==> flow/design.v <==
module DivClk_Parameterized #(parameter WIDTH = 32)
(
	input logic inclk,
	input logic Reset,
	input logic [WIDTH-1 : 0] div_clk_count,
	output logic outclk
);
logic [WIDTH-1 : 0] count;
logic [WIDTH-1 : 0] next_count;
logic clock_up_down, next_clock_up_down;
always_ff @(posedge inclk, posedge Reset)
    begin
      if(Reset) count <= 0;
      else      count <= next_count;
    end
always_comb
  begin
    if (count >= div_clk_count + 1)
      next_count = 0;
    else
      next_count = count + 1;
  end
always_ff @(posedge inclk, posedge Reset)
  begin
    if(Reset) clock_up_down <= 1'b0;
    else      
      begin
        if (count >= div_clk_count + 1)
          clock_up_down <= ~next_clock_up_down;
        else
          clock_up_down <= next_clock_up_down;
      end
  end
always_comb
  begin
    if (Reset)
      next_clock_up_down = 1'b0;
    else
      next_clock_up_down = clock_up_down;
  end
assign outclk = clock_up_down;
endmodule
module SelectFrequencies (
    input logic [7:0] Clocks,
    input logic [2:0] Switches,
    output logic outclk_audio 
);
    always_comb
 begin
  case (Switches)
    3'b000: outclk_audio = Clocks[0];
    3'b001: outclk_audio = Clocks[1];
    3'b010: outclk_audio = Clocks[2];
    3'b011: outclk_audio = Clocks[3];
    3'b100: outclk_audio = Clocks[4];
    3'b101: outclk_audio = Clocks[5];
    3'b110: outclk_audio = Clocks[6];
    3'b111: outclk_audio = Clocks[7];
    default: outclk_audio = 1'b0;
  endcase
 end
endmodule
module LEDSlider (
  input logic inclk,
  input logic Reset,
  output logic [7:0] LED_out
);
  logic [3:0] LED_current;
  logic [3:0] LED_next;
  always_ff @(posedge inclk, posedge Reset)
   begin
     if (Reset) LED_current <= 4'd0;
     else       LED_current <= LED_next;
   end
   always_comb
    begin
      case(LED_current)
        4'd0: LED_next = 4'd1;
	  	  4'd1: LED_next = 4'd2;
		    4'd2: LED_next = 4'd3;
		    4'd3: LED_next = 4'd4;
		    4'd4: LED_next = 4'd5;
		    4'd5: LED_next = 4'd6;
		    4'd6: LED_next = 4'd7;
		    4'd7: LED_next = 4'd8;
		    4'd8: LED_next = 4'd9;
		    4'd9: LED_next = 4'd10;
		    4'd10: LED_next = 4'd11;
		    4'd11: LED_next = 4'd12;
		    4'd12: LED_next = 4'd13;
		    4'd13: LED_next =4'd0;
        default: LED_next = 4'd0;
      endcase
    end
  always_comb
    begin
      case(LED_current)
        4'd0: LED_out = 8'b00000001;
	  	  4'd1: LED_out = 8'b00000010;
		    4'd2: LED_out = 8'b00000100;
		    4'd3: LED_out = 8'b00001000;
		    4'd4: LED_out = 8'b00010000;
		    4'd5: LED_out = 8'b00100000;
		    4'd6: LED_out = 8'b01000000;
		    4'd7: LED_out = 8'b10000000;
		    4'd8: LED_out = 8'b01000000;
		    4'd9: LED_out = 8'b00100000;
		    4'd10: LED_out = 8'b0010000;
		    4'd11: LED_out = 8'b0001000;
		    4'd12: LED_out = 8'b0000100;
		    4'd13: LED_out = 8'b0000010;
        default: LED_out = 8'b00000000;
      endcase
    end
endmodule
-- From RTL to reports: DivClk_Parameterized
The steps from the RTL of DivClk_Parameterized to its reports follow in flow order.
Line numbers count from 1 in the design file above.
Operators carry their Yosys type and port widths (W data, S select, Z words).
Not given: -
- top: DivClk_Parameterized
- clock: inclk
- cell library: sky130hd
- corner: tt_025C_1v80

-- After elaboration
Counts by Yosys on the flattened word-level netlist (proc, flatten, opt, wreduce; memories kept). Register bits leave out memories and registers merged into their read ports (data or address); mux counts leave out enables and synchronous resets folded into registers. Print and check cells are left out. Cells with the same type and inputs are merged into one.
- output and inout bits: 1
- cells after elaboration: 9
- noted bits in registers: 33
- bits of input ports: 34
- bitwise gates (word level) at 1
- noted magnitude comparators: 1
- noted add/subtract/negate cells: 2
- multiplexer cells: 3
- operator list (cell ; number):
    $add A32 B1 Y32 const B ; 2
    $ge A32 B32 Y1 ; 1
    $mux W32 ; 1
    $mux W1 ; 2
    $not A1 Y1 ; 1

-- Longest topological paths
Longest topological path by Yosys (ltp), each cell counted once; first at word level (registers and memories cut), then after technology mapping (sequential cells cut; the memories' decode and read muxes count).
- noted depth after elaboration: 3
- noted ABC_AREA: 0
- mapped depth at 16
- depth with buffers taken out: 14

-- Mapped cells and area
The flow's flattened synthesis, as Yosys stat reports it; memories are mapped. The netlist is that of the ABC_AREA named above (0 if unset); the other value can give another one.
Totals and module areas in this step are rounded.
- cell types (type ; number ; area in all (um^2)):
    sky130_fd_sc_hd__dfrtp_1 ; 33 ; 825.792
    sky130_fd_sc_hd__ha_1 ; 34 ; 425.408
    sky130_fd_sc_hd__xor2_1 ; 43 ; 376.611
    sky130_fd_sc_hd__nor2_1 ; 48 ; 180.173
    sky130_fd_sc_hd__xnor2_1 ; 18 ; 157.651
    sky130_fd_sc_hd__nand2_1 ; 34 ; 127.622
    sky130_fd_sc_hd__nand3_1 ; 23 ; 115.11
    sky130_fd_sc_hd__nand4_1 ; 15 ; 93.84
    sky130_fd_sc_hd__and3_1 ; 9 ; 56.304
    sky130_fd_sc_hd__buf_6 ; 4 ; 45.043
    sky130_fd_sc_hd__and4_1 ; 5 ; 43.792
    sky130_fd_sc_hd__a21oi_1 ; 8 ; 40.038
    sky130_fd_sc_hd__inv_1 ; 8 ; 30.029
    sky130_fd_sc_hd__nand4_4 ; 1 ; 21.27
    sky130_fd_sc_hd__nor4_4 ; 1 ; 21.27
    sky130_fd_sc_hd__o21ai_0 ; 4 ; 20.019
    sky130_fd_sc_hd__a211o_1 ; 2 ; 17.517
    sky130_fd_sc_hd__nor3_4 ; 1 ; 16.266
Not listed: further types 20, cells in them 29.
- noted flip-flop cells: 33
- sequential part of the area: 826 um^2
- standard cells after synthesis at 320
- noted buffer cells: 7
- mapped area at 2820 um^2

-- Worst setup path after synthesis
Source: OpenSTA report_checks on the synthesized netlist (no wires, ideal clock, input and output delay 20% of the period each), path of least setup slack; recovery checks are left aside. Register names are those of the netlist, which keeps one name where synthesis merged equal registers.
- path kind: input to register
- start: input div_clk_count[0]
- end: register count[16]
- setup time at 0.119 ns
- path slack at 1.019 ns
- noted required time: 4.511 ns
- time at the first pin at 0.926 ns
- noted buffers on the path: 2
- input delay at 0.926 ns
- path delay: 2.686 ns
- noted driving pins on the path: 16
- arrival at 3.493 ns
- period: 4.63 ns
- period reached after synthesis at 3.611 ns
"path delay" is the arrival time less input delay plus setup time.
"driving pins on the path": output pins that drive a net of the path, with the launching flip-flop's if there is one; two outputs of one cell count as two.
"period reached after synthesis" = period - worst setup slack (recovery checks aside). The figure is calculated, with input and output delays left at 20% of the set period.
The rows between start and end are the longest chain of elaborated cells between them; the timing report does not say that the signal goes this way. Where chains are equally long, one stands for them.
A line is the first line of the expression or statement that the cell stems from. Yosys adds cells for indexed reads and writes and turns some case tables into memories.
- path through: sky130_fd_sc_hd__ha_1 > sky130_fd_sc_hd__nand3_1 > sky130_fd_sc_hd__nor2_1 > sky130_fd_sc_hd__nand2_1 > sky130_fd_sc_hd__nor3_1 > sky130_fd_sc_hd__nand3_1 > sky130_fd_sc_hd__xor2_1 > sky130_fd_sc_hd__ha_1 > sky130_fd_sc_hd__nand4_1 > sky130_fd_sc_hd__nor4_1 > sky130_fd_sc_hd__a211oi_1 > sky130_fd_sc_hd__o21ai_0 > sky130_fd_sc_hd__a31o_1 > sky130_fd_sc_hd__buf_2 > sky130_fd_sc_hd__buf_6 > sky130_fd_sc_hd__nor2_1
- cells in the longest elaborated chain: 3
- elaborated cells between the ends (all ways) at 3
- those cells by class: 1 x add/sub; 1 x compare; 1 x mux
- RTL lines, path post-synthesis (element ; line ; RTL):
    start, declared ; 5 ; input logic [WIDTH-1 : 0] div_clk_count,
    $add A32 B1 Y32 ; 18 ; if (count >= div_clk_count + 1)
    $ge A32 B32 Y1 ; 18 ;
    $mux W32 ; 18 ;
    end, assigned ; 13 ; if(Reset) count <= 0;
    end, assigned ; 14 ; else      count <= next_count;
    end, declared ; 8 ; logic [WIDTH-1 : 0] count;

-- Timing after layout
From the final timing report of flow run B: the path of least setup slack in the routed layout; clock arrival at registers is part of the times.
- path kind: input to register
- start: input div_clk_count[0]
- end: register count[26]
- noted driving pins on the path: 15
- input delay at 1.46 ns
- noted required time: 7.43 ns
- path slack at 2.01 ns
- time at the first pin at 1.46 ns
- noted buffers on the path: 1
- arrival at 5.42 ns
- setup time at 0.15 ns
- period: 7.29 ns
The rows between start and end are the longest chain of elaborated cells between them; the timing report does not say that the signal goes this way. Where chains are equally long, one stands for them.
- path through: sky130_fd_sc_hd__clkdlybuf4s50_1 > sky130_fd_sc_hd__ha_1 > sky130_fd_sc_hd__nand3_1 > sky130_fd_sc_hd__nor2_1 > sky130_fd_sc_hd__nand2_1 > sky130_fd_sc_hd__nor3_1 > sky130_fd_sc_hd__nand3_1 > sky130_fd_sc_hd__xor2_1 > sky130_fd_sc_hd__ha_1 > sky130_fd_sc_hd__nand4_1 > sky130_fd_sc_hd__nor4_1 > sky130_fd_sc_hd__a211oi_1 > sky130_fd_sc_hd__o21ai_0 > sky130_fd_sc_hd__a31o_2 > sky130_fd_sc_hd__nor2_1
- cells in the longest elaborated chain: 3
- elaborated cells between the ends (all ways) at 3
- those cells by class: 1 x add/sub; 1 x compare; 1 x mux
- RTL lines, path after layout (element ; line ; RTL):
    start, declared ; 5 ; input logic [WIDTH-1 : 0] div_clk_count,
    $add A32 B1 Y32 ; 18 ; if (count >= div_clk_count + 1)
    $ge A32 B32 Y1 ; 18 ;
    $mux W32 ; 18 ;
    end, assigned ; 13 ; if(Reset) count <= 0;
    end, assigned ; 14 ; else      count <= next_count;
    end, declared ; 8 ; logic [WIDTH-1 : 0] count;

Wiki page: DivClk_Parameterized / flow data

Design DivClk_Parameterized on sky130hd. What follows are 2 stored runs of the flow, each under its own settings; their order means nothing. The constraints put input and output delay at 20% of the set period each and load the outputs with 0.01 pF.
"achieved clock period" means the clock period less the worst setup slack. The figure is calculated, with input and output delays left at 20% of the set period.
"critical setup path time" means the part of the period allowed to the worst setup path (the constraints hold back 20% at inputs and 20% at outputs) less its slack; where the path has registers, the arrival times of their clocks count too.
"overall power" is the tool's figure for a default switching activity; nothing was simulated.
Values from the reports are rounded here.

Flow run A
Settings were period_ns = 6.16; CORE_UTILIZATION = 56; SETUP_SLACK_MARGIN = 0.7; PLACE_DENSITY_LB_ADDON = 0.1; CORE_ASPECT_RATIO = 0.93; CELL_PAD_IN_SITES_GLOBAL_PLACEMENT = 2; ABC_AREA = 0; CTS_CLUSTER_DIAMETER = 43; MIN_ROUTING_LAYER = met1; MAX_ROUTING_LAYER = met5; CAP_MARGIN = 20; CORE_MARGIN = 2; SLEW_MARGIN = 20
- stopped before the end: placement reported FLW-0024

Flow run B
Settings were period_ns = 7.29; CORE_UTILIZATION = 59; PLACE_DENSITY_LB_ADDON = 0.06; TNS_END_PERCENT = 40; ABC_AREA = 0; SLEW_MARGIN = 40; MAX_ROUTING_LAYER = met4; CAP_MARGIN = 20; CORE_MARGIN = 2
- mapped cell area after synthesis: 2820 um^2
- die footprint: 5350 um^2
- utilization of the finished layout at 0.699
- setup slack of the critical path: 2.01 ns
- overall power: 370 µW
- achieved clock period: 5.281 ns
- critical setup path time: 3.82 ns
- type of the worst setup path: input to register
